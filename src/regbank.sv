==> flow/design.v <==
module inferred_bram_1wr_1rd#(
	parameter AWIDTH = 5,
	parameter DWIDTH = 32
) (
	input wire clk,
	input wire [AWIDTH-1:0] write_addr,
	input wire [DWIDTH-1:0]	write_data,
	input wire [AWIDTH-1:0] read_addr,
	output reg [DWIDTH-1:0] read_data
);
	reg [DWIDTH-1:0] mem [2**AWIDTH-1:0];
	initial begin
		int k;
		for(k=0;k<2**AWIDTH;k=k+1)
			mem[k]='0;
	end
	always@(posedge clk) begin
		mem[write_addr] <= write_data;
		read_data <= mem[read_addr];
	end
endmodule
module regbank#(
	parameter DWIDTH = 32,
	parameter AWIDTH = 5,
	parameter READ_PORT = 2
) (
	input wire clk,
	input wire reset, 
	input wire [DWIDTH-1:0] write_data,
	input wire [AWIDTH-1:0] write_address,
	input wire [READ_PORT-1:0][AWIDTH-1:0] read_addr,
	output wire [READ_PORT-1:0][DWIDTH-1:0] read_data,
	input wire [AWIDTH-1:0] invalidate_register,
	output reg [2**AWIDTH-1:0] register_valid
);
	always_ff@(posedge clk) begin
		register_valid[invalidate_register] <= 0;
		register_valid[write_address] <= 1;
		register_valid[0] <= 1;
		if (reset)
			register_valid <= '1;
	end
	genvar i;
	generate
		for(i=0;i<READ_PORT;i=i+1) begin
			wire [31:0] read_data_int;
			inferred_bram_1wr_1rd#(.AWIDTH(AWIDTH),.DWIDTH(DWIDTH)) ram (
				.clk		(clk			),
				.write_addr (write_address  ),
				.write_data (write_data     ),
				.read_addr  (read_addr[i]   ),
				.read_data  (read_data_int  ));
			assign read_data[i] = |read_addr[i] ? read_data_int : '0;
		end
	endgenerate
endmodule
## Tool chain data of regbank

The steps from the RTL of regbank to its reports follow in flow order.
Line numbers count from 1 in the design file above.
The mark n/a stands for no value.

| design | value |
|---|---|
| top module | regbank |
| clock input | clk |
| standard-cell library | sky130hd |
| timing corner | tt_025C_1v80 |

## After elaboration

Counts by Yosys on the flattened word-level netlist (proc, flatten, opt, wreduce; memories kept). Register bits leave out memories and registers merged into their read ports (data or address); mux counts leave out enables and synchronous resets folded into registers. Print and check cells are left out. Cells with the same type and inputs are merged into one.
Yosys's memory passes give these memory sizes; they may raise the number of words (mostly to a power of two), join words into wider ones and drop unused or constant bits.

| storage and ports | value |
|---|---|
| bits in registers | 32 |
| bits in writable memories | 2048 |
| clocked read ports x word width | 64 |
| memory cells | 2 |
| word-level cells | 19 |

| cells by class | value |
|---|---|
| add/sub/neg operators | 2 |
| shift operators | 3 |
| mux-type cells | 2 |
| bitwise operators | 6 |
| reductions and logical operators | 2 |

Memories:

| memory | depth | bits a word | rd ports | write ports | line | RTL |
|---|---|---|---|---|---|---|
| genblk1[0].ram.mem | 32 | 32 | 1 | 1 | 11 | `reg [DWIDTH-1:0] mem [2**AWIDTH-1:0];` |
| genblk1[1].ram.mem | 32 | 32 | 1 | 1 | 11 |  |

Operators by type and width:

| cell | number |
|---|---|
| variable shift 1 x 6 -> 32 bit with constant A | 3 |
| bitwise AND 32 bit | 2 |
| bitwise OR 32 bit | 2 |
| NOT 32 bit | 2 |
| 2-to-1 mux 32 bit | 2 |
| negation 5 -> 6 bit | 2 |
| OR reduction 5 bit | 2 |

## Longest topological paths

Depth = most cells in a row (Yosys ltp): at word level without a register or memory, in the mapped netlist without a sequential cell, where the memories' decode and read muxes count.

| depth | value |
|---|---|
| depth in word-level cells | 7 |
| ABC_AREA | 0 |
| depth in mapped cells | 9 |

## Synthesis result

The flow's flattened synthesis, as Yosys stat reports it; memories are mapped. The netlist is that of the ABC_AREA named above (0 if unset); the other value can give another one.
Totals and module areas in this step are rounded.

| synthesis totals | value |
|---|---|
| standard cells after synthesis | 3579 |
| mapped area | 51300 um^2 |
| area of sequential cells | 32700 um^2 |
| flip-flops | 1119 |
| buffers | 274 |

Cells by type:

| type | number | area in all (um^2) |
|---|---|---|
| sky130_fd_sc_hd__edfxtp_1 | 1024 | 3.07E+04 |
| sky130_fd_sc_hd__mux2i_1 | 1024 | 1.02E+04 |
| sky130_fd_sc_hd__a22oi_1 | 449 | 3.37E+03 |
| sky130_fd_sc_hd__dfxtp_1 | 95 | 1.9E+03 |
| sky130_fd_sc_hd__nand3_1 | 268 | 1.34E+03 |
| sky130_fd_sc_hd__clkbuf_1 | 156 | 585.562 |
| sky130_fd_sc_hd__buf_2 | 98 | 490.47 |
| sky130_fd_sc_hd__nor2b_1 | 76 | 475.456 |
| sky130_fd_sc_hd__nand4_1 | 64 | 400.384 |
| sky130_fd_sc_hd__nand2_1 | 91 | 341.578 |
| sky130_fd_sc_hd__a21oi_1 | 68 | 340.326 |
| sky130_fd_sc_hd__a221o_1 | 31 | 310.298 |
| sky130_fd_sc_hd__nor2_1 | 49 | 183.926 |
| sky130_fd_sc_hd__ha_1 | 9 | 112.608 |
| sky130_fd_sc_hd__buf_1 | 19 | 71.318 |
| sky130_fd_sc_hd__nand2b_1 | 8 | 50.048 |
| sky130_fd_sc_hd__o21ai_0 | 6 | 30.029 |
| sky130_fd_sc_hd__and2_1 | 4 | 25.024 |

Not listed: further types 18, cells in them 40.
The figures by module come from a second, unflattened synthesis with its own total; it is not the netlist above.

| second synthesis, totals | value |
|---|---|
| cells (unflattened synthesis) | 4799 |
| area total of the unflattened synthesis | 83200 um^2 |

Each row is one instance without its submodules.

Modules:

| module | instances | cells | area (um^2) | sequential area (um^2) |
|---|---|---|---|---|
| inferred_bram_1wr_1rd | 2 | 2262 | 40500 | 31400 |
| regbank | 1 | 275 | 2270 | 621 |

## Path before layout

OpenSTA on the mapped netlist: ideal clock, no wires. The path of least setup slack (recovery checks aside). Input and output delay are each 20% of the period. Register names are those of the netlist, which keeps one name where synthesis merged equal registers.

| timing post-synthesis | value |
|---|---|
| path type | input-to-reg |
| start | input write_address[0] |
| end | memory genblk1[1].ram.mem[8][0] |
| clock period | 3.95 ns |
| launch time at the first pin | 0.790 ns |
| data arrival time | 2.871 ns |
| data required time | 3.529 ns |
| slack | 0.658 ns |
| delay of the path | 2.502 ns |
| stages | 6 |
| buffers on the path | 2 |
| period reached after synthesis | 3.292 ns |

"delay of the path" = arrival - input delay + setup time.
"stages": output pins that drive a net of the path, with the launching flip-flop's if there is one; two outputs of one cell count as two.
"period reached after synthesis" is the clock period less the worst setup slack; recovery checks do not enter. This is arithmetic on one report: input and output delays are still those of the set period (20% each).

| between the ends, post-synthesis | value |
|---|---|
| cells stage by stage | sky130_fd_sc_hd__clkbuf_1 > sky130_fd_sc_hd__inv_1 > sky130_fd_sc_hd__ha_1 > sky130_fd_sc_hd__nand2b_1 > sky130_fd_sc_hd__clkbuf_1 > sky130_fd_sc_hd__nor2_1 |

Ends and longest elaborated chain, post-synthesis:

| element | line | RTL |
|---|---|---|
| start: declaration | 30 | `input wire [AWIDTH-1:0] write_address,` |
| end: declaration | 11 | `reg [DWIDTH-1:0] mem [2**AWIDTH-1:0];` |

Chain of elaborated cells between the ends: none given.

## Worst path after layout

From the final timing report of run 1: the path of least setup slack in the routed layout; clock arrival at registers is part of the times.

| timing post-layout | value |
|---|---|
| path type | input-to-output |
| start | input read_addr |
| end | output read_data |
| clock period | 2.27 ns |
| launch time at the first pin | 0.45 ns |
| data arrival time | 1.77 ns |
| data required time | 1.82 ns |
| slack | 0.05 ns |
| stages | 10 |
| buffers on the path | 6 |

Where an end lacks its bit number, it is one bit of the signal, or one of the new flip-flops if synthesis recoded a state register.
The rows between start and end are the longest chain of elaborated cells between them; the timing report does not say that the signal goes this way. Where chains are equally long, one stands for them.
A line is the first line of the expression or statement that the cell stems from. Yosys adds cells for indexed reads and writes and turns some case tables into memories.

| between the ends, post-layout | value |
|---|---|
| cells stage by stage | sky130_fd_sc_hd__buf_2 > sky130_fd_sc_hd__nor2_4 > sky130_fd_sc_hd__buf_12 > sky130_fd_sc_hd__nand2_1 > sky130_fd_sc_hd__nor2_4 > sky130_fd_sc_hd__buf_12 > sky130_fd_sc_hd__buf_12 > sky130_fd_sc_hd__buf_16 > sky130_fd_sc_hd__nor2b_1 > sky130_fd_sc_hd__buf_2 |
| length of the longest elaborated chain | 2 |

Ends and longest elaborated chain, post-layout:

| element | line | RTL |
|---|---|---|
| start: declaration | 31 | `input wire [READ_PORT-1:0][AWIDTH-1:0] read_addr,` |
| OR reduction 5 bit | 53 | `assign read_data[i] = \|read_addr[i] ? read_data_int : '0;` |
| 2-to-1 mux 32 bit | 53 |  |
| end: declaration | 32 | `output wire [READ_PORT-1:0][DWIDTH-1:0] read_data,` |

Subject: flow runs of regbank

Hi,

Measured data: module regbank, platform sky130hd, 2 stored runs of the flow under differing settings, order arbitrary. Input and output delays are each 20% of the period that was set; the output load is 0.01 pF.
"achieved period" means the clock period less the worst setup slack. The figure is calculated, with input and output delays left at 20% of the set period.
"time on the worst setup path" is the time allowed to the run's worst setup path (the clock period less input and output delay, where it has them) less its slack. Clock arrival times count: a late capture clock shortens it, a late launch clock lengthens it.
"total power after layout" rests on the timing tool's default activity at the inputs, not on a simulated workload.
The measured numbers are rounded.

#### Run 1

| setting | value |
|---|---|
| period_ns | `2.27` |
| CORE_UTILIZATION | `52` |
| PLACE_DENSITY_LB_ADDON | `0.05` |
| CORE_MARGIN | `3` |
| CELL_PAD_IN_SITES_GLOBAL_PLACEMENT | `3` |
| TNS_END_PERCENT | `15` |
| MAX_ROUTING_LAYER | `met5` |
| CAP_MARGIN | `20` |
| SLEW_MARGIN | `20` |

| result | value |
|---|---|
| final utilization | 0.638 |
| total power after layout | 0.0481 W |
| worst slack on setup checks | 0.050 ns |
| standard-cell area after layout | 62100 um^2 |
| time on the worst setup path | 1.31 ns |
| critical path type | input-to-output |
| post-route setup TNS | 0.000 ns |
| area of the die | 102000 um^2 |
| achieved period | 2.220 ns |
| chip area after synthesis (Yosys) | 51300 um^2 |
| worst hold slack | 0.479 ns |

#### Run 2

| setting | value |
|---|---|
| period_ns | `2.03` |
| CORE_UTILIZATION | `67` |
| SETUP_SLACK_MARGIN | `-0.13` |
| PLACE_DENSITY | `0.39` |
| CORE_ASPECT_RATIO | `0.76` |
| CELL_PAD_IN_SITES_DETAIL_PLACEMENT | `2` |
| ABC_AREA | `1` |
| CTS_CLUSTER_SIZE | `79` |
| CTS_CLUSTER_DIAMETER | `333` |
| MAX_ROUTING_LAYER | `met5` |
| CAP_MARGIN | `20` |
| CORE_MARGIN | `2` |
| SLEW_MARGIN | `20` |

Unfinished; error DPL-0033 in placement.

Regards
